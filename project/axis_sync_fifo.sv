==> flow/design.v <==
module AXIS_SYNC_FIFO #(
    parameter DEPTH = 16,
    parameter WIDTH = 8
) (
    input clk,
    input rstn,
    input [WIDTH-1:0] s_axis_tdata,
    input s_axis_tvalid,
    output logic s_axis_tready,
    output logic [WIDTH-1:0] m_axis_tdata,
    output logic m_axis_tvalid,
    input m_axis_tready
);
    logic full, empty;
    SYNC_FIFO #(DEPTH, WIDTH) sync_fifo (
        .clk(clk),
        .rstn(rstn),
        .wdata(s_axis_tdata),
        .wen(s_axis_tvalid),
        .full(full),
        .rdata(m_axis_tdata),
        .ren(m_axis_tready),
        .empty(empty)
    );
    assign s_axis_tready = !full;
    assign m_axis_tvalid = !empty;
endmodule
module SYNC_FIFO #(
    parameter integer DEPTH = 16,
    parameter integer WIDTH = 8
) (
    input clk,
    input rstn,
    input [WIDTH-1:0] wdata,
    input wen,
    output logic full,
    output logic [WIDTH-1:0] rdata,
    input ren,
    output logic empty
);
    localparam int PTR_WIDTH = $clog2(DEPTH) + 1;  
    logic [PTR_WIDTH-1:0] wptr, rptr;
    logic [WIDTH-1:0] mem [0:DEPTH-1];
    always@(posedge clk) begin
        if (!rstn) begin
            int i;
            for (i=0; i<DEPTH; i++) begin
                mem[i] <= 0;
            end
        end
        else if (!full && wen) begin
            mem[wptr[PTR_WIDTH-2:0]] <= wdata;
        end
    end
    always@(posedge clk) begin
        if(!rstn) begin
            wptr <= 0;
        end
        else if (!full && wen) begin
            wptr <= wptr + 1;
        end
    end
    always@(posedge clk) begin
        if(!rstn) begin
            rptr <= 0;
        end
        else if (!empty && ren) begin
            rptr <= rptr + 1;
        end
    end
    assign full = {~wptr[PTR_WIDTH-1], wptr[PTR_WIDTH-2:0]} == rptr;
    assign empty = wptr == rptr;
    assign rdata = mem[rptr[PTR_WIDTH-2:0]];
    logic past_valid;
    initial past_valid = 0;
    always@(posedge clk)
        past_valid <= 1;
    initial wptr = 0;
    initial rptr = 0;
endmodule
# Reports on AXIS_SYNC_FIFO
# The steps from the RTL of AXIS_SYNC_FIFO to its reports follow in flow order.
# Lines are those of the file above, counted from 1.
# Operators carry their Yosys type and port widths (W data, S select, Z words).
# Cell names lack the library's common part.
# A cell with n/a has no value.
[setup]
top = "AXIS_SYNC_FIFO"
clk_port = "clk"
library = "sky130hd"
lib_corner = "tt_025C_1v80"

# Word-level counts
# Source: Yosys, flattened and elaborated, memories not mapped. Widths are those after wreduce; folded enables and synchronous resets count as part of the registers. Registers that Yosys merges into a memory's read port (data or address) are not register bits. Print and check cells do not count. Equal cells are merged and count once.
# Yosys's memory passes give these memory sizes; they may raise the number of words (mostly to a power of two), join words into wider ones and drop unused or constant bits.
[word_totals]
register_bits = 10
latchBits = 0
ramBits = 128
romBits = 0
memories = 1
out_inout_bits = 10
[memory_table]
columns = ["name", "size", "width", "line_no", "rtl"]
rows = [
  ["sync_fifo.mem", 16, 8, 43, "logic [WIDTH-1:0] mem [0:DEPTH-1];"],
]
[op_classes]
add_sub_neg = 2
mul = 0
div_mod_pow = 0
n_cmp = 0
eq_ne = 2
n_shift = 0
n_mux = 7
logic = 1
reduce_and_logical = 4
[ops]
columns = ["operator", "n"]
rows = [
  ["$mux W8", 2],
  ["$add A5 B1 Y5 const B", 2],
  ["$eq A5 B5 Y1", 2],
  ["$mux W4", 2],
  ["$mux W1", 3],
  ["$logic_and A1 B1 Y1", 2],
  ["$logic_not A1 Y1", 2],
  ["$not A1 Y1", 1],
]

# Logic depth
# Depth = most cells in a row (Yosys ltp): at word level without a register or memory, in the mapped netlist without a sequential cell, where the memories' decode and read muxes count.
[depth]
ltp_word = 6
ABC_AREA = 0
mapped_depth = 6
depth_no_buf = 4

# Synthesis result
# The flow's flattened synthesis, as Yosys stat reports it; memories are mapped. The netlist is that of the ABC_AREA named above (0 if unset); the other value can give another one.
[mapped]
stdcells = 497
yosys_area_um2 = 6746.5
seqArea_um2 = 4043.9
ffs = 138
[types]
columns = ["type", "n", "area_total_um2"]
rows = [
  ["edfxtp_1", 128, 3.84E+03],
  ["nor2_1", 129, 484.214],
  ["mux4_2", 21, 472.954],
  ["mux4_1", 11, 289.027],
  ["nand2_1", 59, 221.462],
  ["dfxtp_1", 10, 200.192],
  ["buf_6", 16, 180.173],
  ["mux2i_1", 18, 180.173],
  ["o2111ai_4", 4, 105.101],
  ["o21ai_0", 14, 70.067],
  ["xnor2_2", 4, 65.062],
  ["ha_1", 5, 62.56],
  ["nor2b_1", 10, 62.56],
  ["a21oi_1", 12, 60.058],
  ["nand2b_1", 8, 50.048],
  ["a211oi_1", 6, 45.043],
  ["buf_4", 4, 30.029],
  ["xnor2_4", 1, 27.526],
]
# Not listed: further types 22, cells in them 37.
# By module: a second synthesis without flattening, with its own total; a netlist apart from the flattened one above.
[hier_totals]
cells_unflattened = 498
area_unflattened_um2 = 6588.8
# Each row is one instance without its submodules.
[modules]
columns = ["mod", "n_inst", "cells", "area_um2"]
rows = [
  ["SYNC_FIFO", 1, 496, 6581.3],
  ["AXIS_SYNC_FIFO", 1, 2, 7.5],
]

# Path before layout
# OpenSTA on the mapped netlist: ideal clock, no wires. The path of least setup slack (recovery checks aside). Input and output delay are each 20% of the period. Register names are those of the netlist, which keeps one name where synthesis merged equal registers.
[synth_path]
path_type = "input to register"
start = "input port s_axis_tvalid"
end = "memory sync_fifo.mem[0][0]"
clock_period_ns = 3.26
arrival_time_ns = 2.094
path_slack_ns = 0.782
delay_ns = 1.826
stages = 4
path_buffers = 2
period_less_setup_slack_ns = 2.478
# "delay_ns" = arrival - input delay + setup time.
# "stages": output pins that drive a net of the path, with the launching flip-flop's if there is one; two outputs of one cell count as two.
# "period_less_setup_slack_ns" is the clock period less the worst setup slack; recovery checks do not enter. This is arithmetic on one report: input and output delays are still those of the set period (20% each).
# Between the ends stands the longest chain of elaborated cells between them, by number of cells; it is not shown to be the way that was timed. Of several equally long chains one is given.
# A line is the first line of the expression or statement that the cell stems from. Yosys adds cells for indexed reads and writes and turns some case tables into memories.
# Only ways into the end's enable, where the timed path ends, are counted here.
[synth_via]
path_cell_list = "buf_1 > o21ai_4 > buf_4 > o21ai_0"
elab_chain_cells = 3
[synth_lines]
columns = ["element", "line_no", "rtl"]
rows = [
  ["start: declaration", 8, "input s_axis_tvalid,"],
  ["$logic_and A1 B1 Y1", 51, "else if (!full && wen) begin"],
  ["$mux W4", 51, ""],
  ["$mux W4", 45, "if (!rstn) begin"],
  ["end: declaration", 43, "logic [WIDTH-1:0] mem [0:DEPTH-1];"],
]

# Worst path after layout
# From the final timing report of run A: the path of least setup slack in the routed layout; clock arrival at registers is part of the times.
[layout_path]
path_type = "register to output"
start = "register sync_fifo.rptr[0]"
end = "output port m_axis_tdata[1]"
clock_period_ns = 3.18
out_delay_ns = 0.64
arrival_time_ns = 2.46
path_slack_ns = 0.08
stages = 7
path_buffers = 2
# Between the ends stands the longest chain of elaborated cells between them, by number of cells; it is not shown to be the way that was timed. Of several equally long chains one is given.
# The chain passes a memory read, where the word-level depth is cut; so it can be longer than that depth.
[layout_via]
path_cell_list = "dfxtp_2 > buf_12 > mux4_1 > nor2b_1 > a211oi_2 > a21oi_1 > clkdlybuf4s50_1"
elab_chain_cells = 1
[layout_lines]
columns = ["element", "line_no", "rtl"]
rows = [
  ["start: declaration", 42, "logic [PTR_WIDTH-1:0] wptr, rptr;"],
  ["start: assignment", 65, "rptr <= 0;"],
  ["start: assignment", 68, "rptr <= rptr + 1;"],
  ["$mem_v2 Z16 W8", 43, "logic [WIDTH-1:0] mem [0:DEPTH-1];"],
  ["end: declaration", 10, "output logic [WIDTH-1:0] m_axis_tdata,"],
]

# Below are 2 stored runs of the flow (Yosys, OpenROAD; platform sky130hd) on AXIS_SYNC_FIFO, each with its settings and what was measured, unordered. Constraints: input delay and output delay 20% of the set period each, output load 0.01 pF.
# "achieved_period_ns" is the run's clock period less its worst setup slack. It is reckoned from that one timing run; input and output delays stay at 20% of the period that was set.
# "worst_setup_path_time_ns" means the part of the period allowed to the worst setup path (the constraints hold back 20% at inputs and 20% at outputs) less its slack; where the path has registers, the arrival times of their clocks count too.
# By "final_power_uw" is meant OpenSTA's value without simulated activity: inputs other than the clock are taken to toggle once in ten clock periods, and the tool carries that through the logic.

[[run]]
name = "run A"
[run.settings]
period_ns = 3.18
CORE_UTILIZATION = 37
PLACE_DENSITY_LB_ADDON = 0.3
HOLD_SLACK_MARGIN = 0.04
CORE_MARGIN = 4
CELL_PAD_IN_SITES_DETAIL_PLACEMENT = 1
TNS_END_PERCENT = 55
ABC_AREA = 0
CTS_CLUSTER_SIZE = 69
SLEW_MARGIN = 5
CAP_MARGIN = 20
[run.results]
fin_util_frac = 0.436
post_route_stdcell_area_um2 = 7835.0
ys_area_um2 = 6746.5
worst_hold_slack_ns = 0.578
achieved_period_ns = 3.100
final_power_uw = 4650
die_um2 = 20457.6
ws_setup_ns = 0.080
worst_setup_path_time_ns = 2.46
worstPathKind = "register to output"
fin_tns_ns = 0.000

[[run]]
name = "run B"
[run.settings]
period_ns = 4.49
CORE_UTILIZATION = 44
PLACE_DENSITY_LB_ADDON = 0.19
HOLD_SLACK_MARGIN = -0.07
CELL_PAD_IN_SITES_GLOBAL_PLACEMENT = 3
CELL_PAD_IN_SITES_DETAIL_PLACEMENT = 0
GPL_TIMING_DRIVEN = 1
GPL_ROUTABILITY_DRIVEN = 0
CTS_CLUSTER_SIZE = 27
CTS_CLUSTER_DIAMETER = 274
CAP_MARGIN = 10
CORE_MARGIN = 2
SLEW_MARGIN = 20
[run.results]
fin_util_frac = 0.508
worst_setup_path_time_ns = 2.96
worstPathKind = "register to output"
post_route_stdcell_area_um2 = 7668.6
ws_setup_ns = 0.637
die_um2 = 16339.2
achieved_period_ns = 3.853
fin_tns_ns = 0.000
final_power_uw = 3370
ys_area_um2 = 6746.5
worst_hold_slack_ns = 0.567
